==> flow/design.v <==
module adder_tree_fsm(
    input clk,
    input rstn,
    input start,
    input [127:0] din,
    output done,
    output [15:0] dout
);
reg [1:0] c_state, n_state;
assign state = c_state;
localparam FSM_IDLE = 2'd0;
localparam FSM_RUN  = 2'd1;
localparam FSM_DONE = 2'd2;
always @(posedge clk, negedge rstn) begin
    if(!rstn) begin
        c_state <= FSM_IDLE;
    end
    else begin
        c_state <= n_state;
    end
end
always @(*) begin
    case(c_state)
        FSM_IDLE: begin
            if(start == 1'b1) begin
                n_state = FSM_RUN;
            end
            else begin
                n_state = FSM_IDLE;
            end
        end
        FSM_RUN: begin
            if(stage3_done == 1'b1) begin
                n_state = FSM_DONE;
            end
            else begin
                n_state = FSM_RUN;
            end
        end
        FSM_DONE: begin
            n_state = FSM_IDLE;
        end
        default: begin
            n_state = FSM_IDLE;
        end
    endcase
end
assign dout = (c_state == FSM_DONE) ? stage3 : 16'b0;
assign done = (c_state == FSM_DONE) ? 1'b1 : 1'b0;
reg start_reg;
reg [15:0] stage1_0, stage1_1, stage1_2, stage1_3;
reg [15:0] stage2_0, stage2_1;
reg [15:0] stage3;
reg stage1_done, stage2_done, stage3_done;
always @(posedge clk, negedge rstn) begin
    if(!rstn) begin
        start_reg <= 1'b0;
    end
    else begin
        start_reg <= start;
    end
end
always @(posedge clk, negedge rstn) begin
    if(!rstn) begin
        stage1_0 <= 16'b0;
        stage1_1 <= 16'b0;
        stage1_2 <= 16'b0;
        stage1_3 <= 16'b0;
        stage2_0 <= 16'b0;
        stage2_1 <= 16'b0;
        stage3 <= 16'b0;
        stage1_done <= 1'b0;
        stage2_done <= 1'b0;
        stage3_done <= 1'b0;
    end
    else if(c_state == FSM_RUN) begin
        stage1_0 <= din[15:0] + din[31:16];
        stage1_1 <= din[47:32] + din[63:48];
        stage1_2 <= din[79:64] + din[95:80];
        stage1_3 <= din[111:96] + din[127:112];
        stage1_done <= start_reg;
        stage2_0 <= stage1_0 + stage1_1;
        stage2_1 <= stage1_2 + stage1_3;
        stage2_done <= stage1_done;
        stage3 <= stage2_0 + stage2_1;
        stage3_done <= stage2_done;
    end
end
endmodule
== Tool chain data of adder_tree_fsm ==
Tool output for the design above, in the order of the flow.
Line numbers count from 1 in the design file above.
Operators carry their Yosys type and port widths (W data, S select, Z words).
A cell with -- has no value.

* Top module: adder_tree_fsm
* Clock port: clk
* Library: sky130hd
* Timing corner: tt_025C_1v80

== Elaborated design ==
Yosys after proc, flatten, opt, wreduce and memory -nomap, before mapping. Enables and synchronous resets that opt folds into registers are not counted as muxes. Memory bits, and registers merged into a memory's read port (data or address), are not among the register bits. Print and check cells are not counted. Equal cells are merged and count once.

* Output and inout bits: 17
* Input port bits: 131
* Register bits after elaboration: 118

* Add/subtract/negate cells: 7
* Multiplexer cells: 5
* Reduce/logical cells: 1
* Equality and inequality tests: 2

{| class="wikitable"
|+ Operators by type and width
! cell !! count
|-
| $add A16 B16 Y16 || 7
|-
| $mux W16 || 1
|-
| $pmux W2 S2 || 1
|-
| $eq A2 B1 Y1 const B || 1
|-
| $eq A2 B2 Y1 const B || 1
|-
| $logic_not A2 Y1 || 1
|-
| $mux W2 || 1
|-
| $mux W1 || 2
|}

== Depth ==
Depth = most cells in a row (Yosys ltp): at word level without a register or memory, in the mapped netlist without a sequential cell, where the memories' decode and read muxes count.

* Word-level depth: 2
* ABC_AREA: 0
* Mapped depth: 8

== After synthesis ==
The flow's flattened synthesis, as Yosys stat reports it; memories are mapped. The netlist is that of the ABC_AREA named above (0 if unset); the other value can give another one.

{| class="wikitable"
|+ Cells by type
! cell type !! count
|-
| sky130_fd_sc_hd__dfrtp_1 || 118
|-
| sky130_fd_sc_hd__ha_1 || 105
|-
| sky130_fd_sc_hd__mux2_2 || 77
|-
| sky130_fd_sc_hd__xnor2_1 || 61
|-
| sky130_fd_sc_hd__a21oi_1 || 96
|-
| sky130_fd_sc_hd__a21o_1 || 47
|-
| sky130_fd_sc_hd__nand2_1 || 58
|-
| sky130_fd_sc_hd__nor2_1 || 50
|-
| sky130_fd_sc_hd__xor2_1 || 21
|-
| sky130_fd_sc_hd__and2_1 || 23
|-
| sky130_fd_sc_hd__fa_1 || 7
|-
| sky130_fd_sc_hd__o21ai_0 || 25
|-
| sky130_fd_sc_hd__o21a_1 || 15
|-
| sky130_fd_sc_hd__o21bai_1 || 15
|-
| sky130_fd_sc_hd__nand3_1 || 22
|-
| sky130_fd_sc_hd__nand4_1 || 14
|-
| sky130_fd_sc_hd__inv_1 || 23
|-
| sky130_fd_sc_hd__clkbuf_1 || 22
|}

Not listed: further types 48, cells in them 175.

* Synthesis area: 9,421.5 um^2
* Standard cells after synthesis: 974
* Sequential area: 2,979.1 um^2
* Flip-flop cells: 119

== Worst setup path after synthesis ==
OpenSTA on the mapped netlist: ideal clock, no wires. The path of least setup slack (recovery checks aside). Input and output delay are each 20% of the period. Register names are those of the netlist, which keeps one name where synthesis merged equal registers.

* Path type: in2reg
* From: input port din[64]
* To: register stage1_2[12]
* Time at the first pin: 0.566 ns
* Required time: 2.735 ns
* Period: 2.83 ns
* Slack: 0.359 ns
* Stages on the path: 8
* Buffers on the path: 0
* External input delay: 0.566 ns
* Delay of the path: 1.904 ns
* Arrival: 2.375 ns
* Setup time: 0.095 ns
* Synthesis period reached: 2.471 ns

"delay of the path" is the arrival time less input delay plus setup time.
"stages on the path" counts driving pins, that of a launching flip-flop among them; a cell with two outputs on the path counts twice.
"synthesis period reached" is the clock period less the worst setup slack; recovery checks do not enter. This is arithmetic on one report: input and output delays are still those of the set period (20% each).
The rows between start and end are the longest chain of elaborated cells between them; the timing report does not say that the signal goes this way. Where chains are equally long, one stands for them.
Each line given opens the expression or statement behind the cell; cells for indexed reads and writes are added by Yosys, which also makes memories of some case tables.

* Path through: sky130_fd_sc_hd__ha_1 sky130_fd_sc_hd__fa_1 sky130_fd_sc_hd__a21o_4 sky130_fd_sc_hd__a31oi_2 sky130_fd_sc_hd__nor3_2 sky130_fd_sc_hd__o31a_1 sky130_fd_sc_hd__o21a_1 sky130_fd_sc_hd__o31ai_1
* Cells in the longest elaborated chain: 1
* Elaborated cells on any way between the ends: 1
* Classes of those cells: add/sub: 1

{| class="wikitable"
|+ Ends and longest elaborated chain, post-synthesis
! item !! line !! source
|-
| start, declared || 5 || <nowiki>input [127:0] din,</nowiki>
|-
| $add A16 B16 Y16 || 79 || <nowiki>stage1_2 <= din[79:64] + din[95:80];</nowiki>
|-
| end, assigned || 67 || <nowiki>stage1_2 <= 16'b0;</nowiki>
|-
| end, assigned || 79 ||
|-
| end, declared || 51 || <nowiki>reg [15:0] stage1_0, stage1_1, stage1_2, stage1_3;</nowiki>
|}

== Path in the finished layout ==
Path of least setup slack in the final report of entry A (OpenROAD, finished layout, wires in). Where an end is a register, its clock arrival counts in the times.

* Path type: in2reg
* From: input port din[65]
* To: register stage1_2[15]
* Setup time: 0.15 ns
* Time at the first pin: 0.97 ns
* Required time: 5.14 ns
* External input delay: 0.97 ns
* Arrival: 3.66 ns
* Stages on the path: 8
* Buffers on the path: 1
* Slack: 1.48 ns
* Period: 4.85 ns

The rows between start and end are the longest chain of elaborated cells between them; the timing report does not say that the signal goes this way. Where chains are equally long, one stands for them.

* Path through: sky130_fd_sc_hd__clkdlybuf4s50_1 sky130_fd_sc_hd__ha_1 sky130_fd_sc_hd__a211oi_1 sky130_fd_sc_hd__o21ai_1 sky130_fd_sc_hd__a31oi_1 sky130_fd_sc_hd__o221ai_1 sky130_fd_sc_hd__xnor2_1 sky130_fd_sc_hd__a21oi_1
* Cells in the longest elaborated chain: 1
* Elaborated cells on any way between the ends: 1
* Classes of those cells: add/sub: 1

{| class="wikitable"
|+ Ends and longest elaborated chain, after layout
! item !! line !! source
|-
| start, declared || 5 || <nowiki>input [127:0] din,</nowiki>
|-
| $add A16 B16 Y16 || 79 || <nowiki>stage1_2 <= din[79:64] + din[95:80];</nowiki>
|-
| end, assigned || 67 || <nowiki>stage1_2 <= 16'b0;</nowiki>
|-
| end, assigned || 79 ||
|-
| end, declared || 51 || <nowiki>reg [15:0] stage1_0, stage1_1, stage1_2, stage1_3;</nowiki>
|}

Hand-over note for adder_tree_fsm

Below are 2 stored runs of the flow (Yosys, OpenROAD; platform sky130hd) on adder_tree_fsm, each with its settings and what was measured, unordered. Constraints: input delay and output delay 20% of the set period each, output load 0.01 pF.
By "period achieved" is meant the clock period of the run minus its worst setup slack. This is arithmetic on one report: input and output delays are still those of the set period (20% each).
"time on the worst setup path": the worst setup path's part of the clock period (all of it between registers, 20% less for each end at a port) less its slack. A launch clock that arrives late makes it longer, a capture clock that arrives late makes it shorter.
"total design power" rests on the timing tool's default activity at the inputs, not on a simulated workload.

=== Entry A ===
{| class="wikitable"
! Setting !! Value
|-
| period_ns || 4.85
|-
| CORE_UTILIZATION || 38
|-
| SETUP_SLACK_MARGIN || 0.71
|-
| PLACE_DENSITY_LB_ADDON || 0.03
|-
| CORE_ASPECT_RATIO || 0.53
|-
| CORE_MARGIN || 9
|-
| CELL_PAD_IN_SITES_DETAIL_PLACEMENT || 1
|-
| GPL_TIMING_DRIVEN || 0
|-
| CTS_CLUSTER_SIZE || 75
|-
| CTS_CLUSTER_DIAMETER || 355
|-
| CAP_MARGIN || 25
|-
| SLEW_MARGIN || 25
|-
| MIN_ROUTING_LAYER || met1
|-
| MAX_ROUTING_LAYER || met4
|-
! Result !! Value
|-
| Total design power || 7,926 µW
|-
| Worst setup slack after layout || 1.479 ns
|-
| Sum of negative setup slack || 0.000 ns
|-
| Area of the die || 31,073.2 um^2
|-
| Area of the standard cells in the finished layout || 11,970.2 um^2
|-
| Time on the worst setup path || 2.40 ns
|-
| Class of the worst setup path || in2reg
|-
| Utilization of the finished layout || 49.8%
|-
| Chip area after synthesis (Yosys) || 9,421.5 um^2
|-
| Period achieved || 3.371 ns
|}

=== Entry B ===
{| class="wikitable"
! Setting !! Value
|-
| period_ns || 1.84
|-
| CORE_UTILIZATION || 59
|-
| SETUP_SLACK_MARGIN || 0.3
|-
| PLACE_DENSITY_LB_ADDON || 0.06
|-
| CELL_PAD_IN_SITES_GLOBAL_PLACEMENT || 0
|-
| CELL_PAD_IN_SITES_DETAIL_PLACEMENT || 2
|-
| TNS_END_PERCENT || 20
|-
| GPL_TIMING_DRIVEN || 0
|-
| CTS_CLUSTER_DIAMETER || 79
|-
| CAP_MARGIN || 30
|-
| SLEW_MARGIN || 25
|-
| MIN_ROUTING_LAYER || met1
|-
| CORE_MARGIN || 2
|}
Unfinished; tool error in placement.

End of note.
