==> flow/design.v <==
module mig_controller(
    input                   sys_clk,
    input                   rst,
    input                   calib_done,
    output reg              ib_re,
    input       [256 - 1:0] ib_data,
    input       [7 - 1:0]   ib_count,
    input                   ib_valid,
    input                   ib_empty,
    output reg              ob_we,
    output reg  [128 - 1:0] ob_data,
    output      [7 - 1:0]   ob_count,
    output                  ob_full,
    input                   app_rdy,
    output reg              app_en,
    output reg  [3 - 1:0]   app_cmd,
    output reg  [30 - 1:0]  app_addr,
    input       [256 - 1:0] app_rd_data,
    input                   app_rd_data_end,
    input                   app_rd_data_valid,
    input                   app_wdf_rdy,
    output reg              app_wdf_wren,
    output reg  [256 - 1:0] app_wdf_data,
    output reg              app_wdf_end,
    output reg  [32 - 1:0]  app_wdf_mask
);
localparam  OUT_FIFO_SIZE   = 128;
localparam  DRAM_READ       = 3'b001,
            DRAM_WRITE      = 3'b000;
localparam  s_idle          = 2'b00,
            s_read          = 2'b01,
            s_decode        = 2'b11,
            s_cmd           = 2'b10;
reg     [2 - 1:0]   state;
reg     [256 - 1:0] ib_data_buf;
wire                is_dram;
wire                is_read;
wire    [27 - 1:0]  dram_addr;
wire    [128 - 1:0] dram_wr_data;
reg                 prev_valid; 
reg     [27 - 1:0]  prev_dram_rd_addr;
reg     [256 - 1:0] prev_dram_rd_data;
wire                skip_read;
assign skip_read = (state == s_decode) && (is_dram == 1'b1) && (is_read == 1'b1) && (prev_valid == 1'b1) && (dram_addr[27 - 1:1] == prev_dram_rd_addr[27 - 1:1]);
always @(posedge sys_clk) begin
    if(rst) begin
        ib_data_buf <= 256'b0;
    end
    else if(ib_valid) begin
        ib_data_buf <= ib_data;
    end
end
assign {is_dram, is_read, dram_addr, dram_wr_data} = ib_data_buf[157 - 1:0];
always @(posedge sys_clk) begin
    if(rst) begin
        state <= s_idle;
        ib_re <= 1'b0;
        app_en <= 1'b0;
        app_cmd <= 3'b0;
        app_addr <= 30'b0;
        app_wdf_wren <= 1'b0;
        app_wdf_data <= 256'b0;
        app_wdf_end <= 1'b0;
        app_wdf_mask <= 32'b0;
    end
    else begin
        case(state)
            s_idle: begin
                if((calib_done == 1'b1) && (!ib_empty)) begin
                    state <= s_read;
                    ib_re <= 1'b1;
                end
                else begin
                    ib_re <= 1'b0;
                end
                app_en <= 1'b0;
                app_cmd <= 3'b0;
                app_addr <= 30'b0;
                app_wdf_wren <= 1'b0;
                app_wdf_data <= 256'b0;
                app_wdf_end <= 1'b0;
                app_wdf_mask <= 32'b0;
            end
            s_read: begin
                ib_re <= 1'b0;
                if(ib_valid == 1'b1) begin
                    state <= s_decode;
                end
                app_en <= 1'b0;
                app_cmd <= 3'b0;
                app_addr <= 30'b0;
                app_wdf_wren <= 1'b0;
                app_wdf_data <= 256'b0;
                app_wdf_end <= 1'b0;
                app_wdf_mask <= 32'b0;
            end
            s_decode: begin
                ib_re <= 1'b0;
                if(is_dram == 1'b1) begin
                    if(is_read == 1'b1) begin
                        app_cmd <= DRAM_READ;
                        app_addr <= {1'b0, dram_addr[27 - 1:1], 3'b0};   
                        app_wdf_wren <= 1'b0;
                        app_wdf_data <= 256'b0;
                        app_wdf_end <= 1'b0;
                        app_wdf_mask <= 32'b0;
                        if(ob_count < (OUT_FIFO_SIZE - 2)) begin
                            if((prev_valid == 1'b1) && (dram_addr[27 - 1:1] == prev_dram_rd_addr[27 - 1:1])) begin
                                state <= s_idle;
                                app_en <= 1'b0;
                            end
                            else begin
                                state <= s_cmd;
                                app_en <= 1'b1;
                            end
                        end
                        else begin
                            app_en <= 1'b0;
                        end
                    end
                    else begin
                        app_cmd <= DRAM_WRITE;
                        app_addr <= {1'b0, dram_addr[27 - 1:1], 3'b0};   
                        app_wdf_wren <= 1'b1;
                        app_wdf_data <= (dram_addr[0] == 1'b1) ? {dram_wr_data, 128'b0} : {128'b0, dram_wr_data};
                        app_wdf_end <= 1'b1;
                        app_wdf_mask <= (dram_addr[0] == 1'b1) ? {{16{1'b0}}, {16{1'b1}}} : {{16{1'b1}}, {16{1'b0}}};
                        if(app_wdf_rdy == 1'b1) begin
                            state <= s_cmd;
                            app_en <= 1'b1;
                        end
                        else begin
                            app_en <= 1'b0;
                        end
                    end
                end
                else begin
                    state <= s_idle;
                    ib_re <= 1'b0;
                    app_en <= 1'b0;
                    app_cmd <= 3'b0;
                    app_addr <= 30'b0;
                    app_wdf_wren <= 1'b0;
                    app_wdf_data <= 256'b0;
                    app_wdf_end <= 1'b0;
                    app_wdf_mask <= 32'b0;
                end
            end
            s_cmd: begin
                ib_re <= 1'b0;
                if(is_read == 1'b1) begin
                    app_wdf_wren <= 1'b0;
                    app_wdf_data <= 256'b0;
                    app_wdf_end <= 1'b0;
                    app_wdf_mask <= 32'b0;
                    if(app_rdy == 1'b1) begin
                        state <= s_idle;
                        app_en <= 1'b0;
                        app_cmd <= 3'b0;
                        app_addr <= 30'b0;
                    end
                    else begin
                        app_en <= 1'b1;
                        app_cmd <= app_cmd;
                        app_addr <= app_addr;
                    end
                end
                else begin
                    app_wdf_wren <= 1'b0;
                    app_wdf_end <= 1'b0;
                    if(app_rdy == 1'b1) begin
                        state <= s_idle;
                        app_en <= 1'b0;
                        app_cmd <= 3'b0;
                        app_addr <= 30'b0;
                        app_wdf_data <= 256'b0;
                        app_wdf_mask <= 32'b0;
                    end
                    else begin
                        app_en <= 1'b1;
                        app_cmd <= app_cmd;
                        app_addr <= app_addr;
                        app_wdf_data <= app_wdf_data;
                        app_wdf_mask <= app_wdf_mask;
                    end
                end
            end
        endcase
    end
end
always @(posedge sys_clk) begin
    if(rst) begin
        prev_valid <= 1'b0;
        prev_dram_rd_addr <= 27'b0;
        prev_dram_rd_data <= 256'b0;
    end
    else if(app_rd_data_valid) begin
        prev_valid <= 1'b1;
        prev_dram_rd_addr <= dram_addr;
        prev_dram_rd_data <= app_rd_data;
    end
end
always @(posedge sys_clk) begin
    if(rst) begin
        ob_we <= 1'b0;
        ob_data <= 128'b0;
    end
    else begin
        if(app_rd_data_valid == 1'b1) begin
            ob_we <= 1'b1;
            ob_data <= (dram_addr[0] == 1'b1) ? app_rd_data[256 - 1 -: 128] : app_rd_data[128 - 1:0];
        end
        else if(skip_read) begin
            ob_we <= 1'b1;
            ob_data <= (dram_addr[0] == 1'b1) ? prev_dram_rd_data[256 - 1 -: 128] : prev_dram_rd_data[128 - 1:0];
        end
        else if(ob_we == 1'b1) begin
            ob_we <= 1'b0;
            ob_data <= 128'b0;
        end
        else begin
            ob_we <= 1'b0;
            ob_data <= 128'b0;
        end
    end
end
endmodule
* Reports on mig_controller *
The steps from the RTL of mig_controller to its reports follow in flow order.
Lines are those of the file above, counted from 1.
Cell names lack the library's common part.
Not given: -

design
  top module = mig_controller
  clock = sys_clk
  standard-cell library = sky130hd
  timing corner = tt_025C_1v80

* Word level *
Yosys after proc, flatten, opt, wreduce and memory -nomap, before mapping. Memory bits, and registers merged into a memory's read port (data or address), are not among the register bits. Print and check cells are not counted. Equal cells are merged and count once.

storage and ports
  register bits = 896
  output and inout port bits = 462
  word-level cells = 84

operators by class
  $lt $le $gt $ge = 1
  eq/ne operators = 10
  multiplexer cells = 46
  reductions and logical operators = 13

operators by type and width
  cell                                                                    number
  256-bit two-way mux                                                     5
  256-bit parallel mux with 3-bit select                                  1
  128-bit two-way mux                                                     4
  32-bit two-way mux                                                      5
  32-bit parallel mux with 3-bit select                                   1
  30-bit parallel mux with 3-bit select                                   1
  30-bit two-way mux                                                      1
  29-bit two-way mux                                                      1
  26-bit equality test                                                    1
  2-bit two-way mux                                                       8
  1-bit two-way mux                                                       13
  3-bit parallel mux with 3-bit select                                    1
  4-bit != test (second input constant)                                   2
  2-bit parallel mux with 4-bit select                                    1
  7-bit < comparator (second input constant)                              1
  1-bit logical AND                                                       6
  2-bit != test (second input constant)                                   3
  3-bit OR reduction                                                      2
  6-bit AND reduction                                                     1
  2-bit equality test (second input constant)                             2
  4-bit nonzero test                                                      1
  1-bit parallel mux with 2-bit select                                    2
  3-bit != test (second input constant)                                   1
  1-bit parallel mux with 3-bit select                                    1
  3-bit two-way mux                                                       1
  2-bit by 1-bit equality test with 1-bit output (second input constant)  1
  2-bit zero test                                                         1
  2-bit OR reduction                                                      1
  1-bit zero test                                                         1

* Logic depth *
Depth = most cells in a row (Yosys ltp): at word level without a register or memory, in the mapped netlist without a sequential cell, where the memories' decode and read muxes count.

depth
  depth in word-level cells = 7
  ABC_AREA = 0
  depth in mapped cells = 7
  depth with buffers taken out = 4

* After synthesis *
Source: synth_stat.txt of the flow (Yosys; design flattened, memories mapped). It holds for the ABC_AREA given above (unset counts as 0); a run with the other value may have another netlist.

synthesis totals
  cells in the netlist = 3484
  mapped area = 33824.9 µm²
  area of sequential cells = 17236.5 µm²
  flip-flop cells = 861

cells by type
  cell type  number
  dfxtp_1    861
  mux2i_1    567
  nor2_1     702
  a22oi_1    256
  mux2_2     128
  clkbuf_1   223
  nand4_1    133
  nor3_1     132
  o21ai_0    125
  nand2_1    130
  buf_4      45
  buf_2      58
  a22o_1     26
  buf_1      36
  xnor2_1    15
  xor2_1     11
  a21oi_1    5
  nor4_2     2

Other cell types: 18; their cells: 29.

* Path before layout *
Path of least setup slack by OpenSTA after synthesis, without wires, with an ideal clock, recovery checks aside; 20% of the period is set as input and as output delay. Where synthesis merged equal registers, the netlist keeps one of their names.

path after synthesis
  kind = register to register
  start = reg ib_data_buf[153]
  end = reg app_en
  clock period = 2170 ps
  time at the first pin = 0 ps
  arrival = 1734 ps
  required time = 2045 ps
  setup slack = 310 ps
  path delay = 1859 ps
  stages = 7
  synthesis period reached = 1860 ps

"path delay" is the arrival time less input delay plus setup time.
"stages": output pins that drive a net of the path, with the launching flip-flop's if there is one; two outputs of one cell count as two.
"synthesis period reached" is the clock period less the worst setup slack; recovery checks do not enter. This is arithmetic on one report: input and output delays are still those of the set period (20% each).
The rows between start and end are the longest chain of elaborated cells between them; the timing report does not say that the signal goes this way. Where chains are equally long, one stands for them.
A line is the first line of the expression or statement that the cell stems from. Yosys adds cells for indexed reads and writes and turns some case tables into memories.
A register here has more assigning lines than the two given.

on the way, after synthesis
  cell sequence = dfxtp_1 -> xnor2_1 -> nand4_1 -> or4_1 -> buf_2 -> buf_6 -> o41a_1
  length of the longest elaborated chain = 7

RTL lines, path after synthesis
  what                                  line  RTL
  start, assigned                       47    ib_data_buf <= 256'b0;
  start, assigned                       50    ib_data_buf <= ib_data;
  26-bit equality test                  108   if((prev_valid == 1'b1) && (dram_addr[27 - 1:1] == prev_dram_rd_addr[27 - 1:1])) begin
  1-bit logical AND                     108
  1-bit two-way mux                     108
  1-bit two-way mux                     107   if(ob_count < (OUT_FIFO_SIZE - 2)) begin
  1-bit two-way mux                     100   if(is_read == 1'b1) begin
  1-bit two-way mux                     99    if(is_dram == 1'b1) begin
  1-bit parallel mux with 3-bit select  67    case(state)
  end, assigned                         58    app_en <= 1'b0;
  end, assigned                         76    app_en <= 1'b0;
  end, declared                         15    output reg              app_en,

* Path in the finished layout *
Path of least setup slack in the final report of flow run 1 (OpenROAD, finished layout, wires in). Where an end is a register, its clock arrival counts in the times.
The path's times are printed in steps of 10 ps; the period is the one set.

path post-layout
  kind = register to output
  start = reg app_wdf_data[229]
  end = out app_wdf_data[229]
  clock period = 2230 ps
  time at the first pin = 730 ps
  arrival = 1680 ps
  required time = 1780 ps
  setup slack = 110 ps
  stages = 2

A register here has more assigning lines than the two given.

on the way, post-layout
  cell sequence = dfxtp_1 -> clkdlybuf4s50_1
  length of the longest elaborated chain = 0

RTL lines, path post-layout
  what             line  RTL
  start, declared  23    output reg  [256 - 1:0] app_wdf_data,
  start, assigned  125   app_wdf_data <= (dram_addr[0] == 1'b1) ? {dram_wr_data, 128'b0} : {128'b0, dram_wr_data};
  start, assigned  183   app_wdf_data <= app_wdf_data;
  end, declared    23

Appendix: measured runs

2 stored runs of mig_controller in the flow (synthesis by Yosys, layout by OpenROAD, sky130hd cells), in arbitrary order. Constraints: input delay and output delay 20% of the set period each, output load 0.01 pF.
"achieved clock period" means the clock period less the worst setup slack. The figure is calculated, with input and output delays left at 20% of the set period.
"critical setup path time" = time allowed to the worst setup path (clock period - input delay - output delay, where it has them) - its slack; a late launch clock adds to it, a late capture clock takes from it.
"total power of the final layout": no workload was simulated; the value follows from the tool's default switching activity.
"critical setup path time" is known to 10 ps.
A setting shown as - is not set for that run.
Results: - = not shown.

item                                  flow run 1          flow run 2
period_ns                             2.23                1.55
CORE_UTILIZATION                      15                  59
CAP_MARGIN                            20                  20
CORE_MARGIN                           2                   2
SLEW_MARGIN                           20                  5
PLACE_DENSITY_LB_ADDON                -                   0.18
CORE_ASPECT_RATIO                     -                   1.35
CELL_PAD_IN_SITES_GLOBAL_PLACEMENT    -                   3
TNS_END_PERCENT                       -                   25
GPL_TIMING_DRIVEN                     -                   1
lowest hold slack (ps)                204                 -
total power of the final layout (mW)  37.676              -
critical setup path time (ps)         1680                -
worst setup path kind                 register to output  -
overall die area (µm²)                229312.0            -
synthesized cell area (µm²)           33824.9             -
utilization (%)                       22.4                -
achieved clock period (ps)            2122                -
worst setup slack after layout (ps)   108                 -
std-cell area (final layout) (µm²)    50186.9             -
setup total negative slack (ps)       0                   -

Flow run 2: no final report: placement broke off with FLW-0024
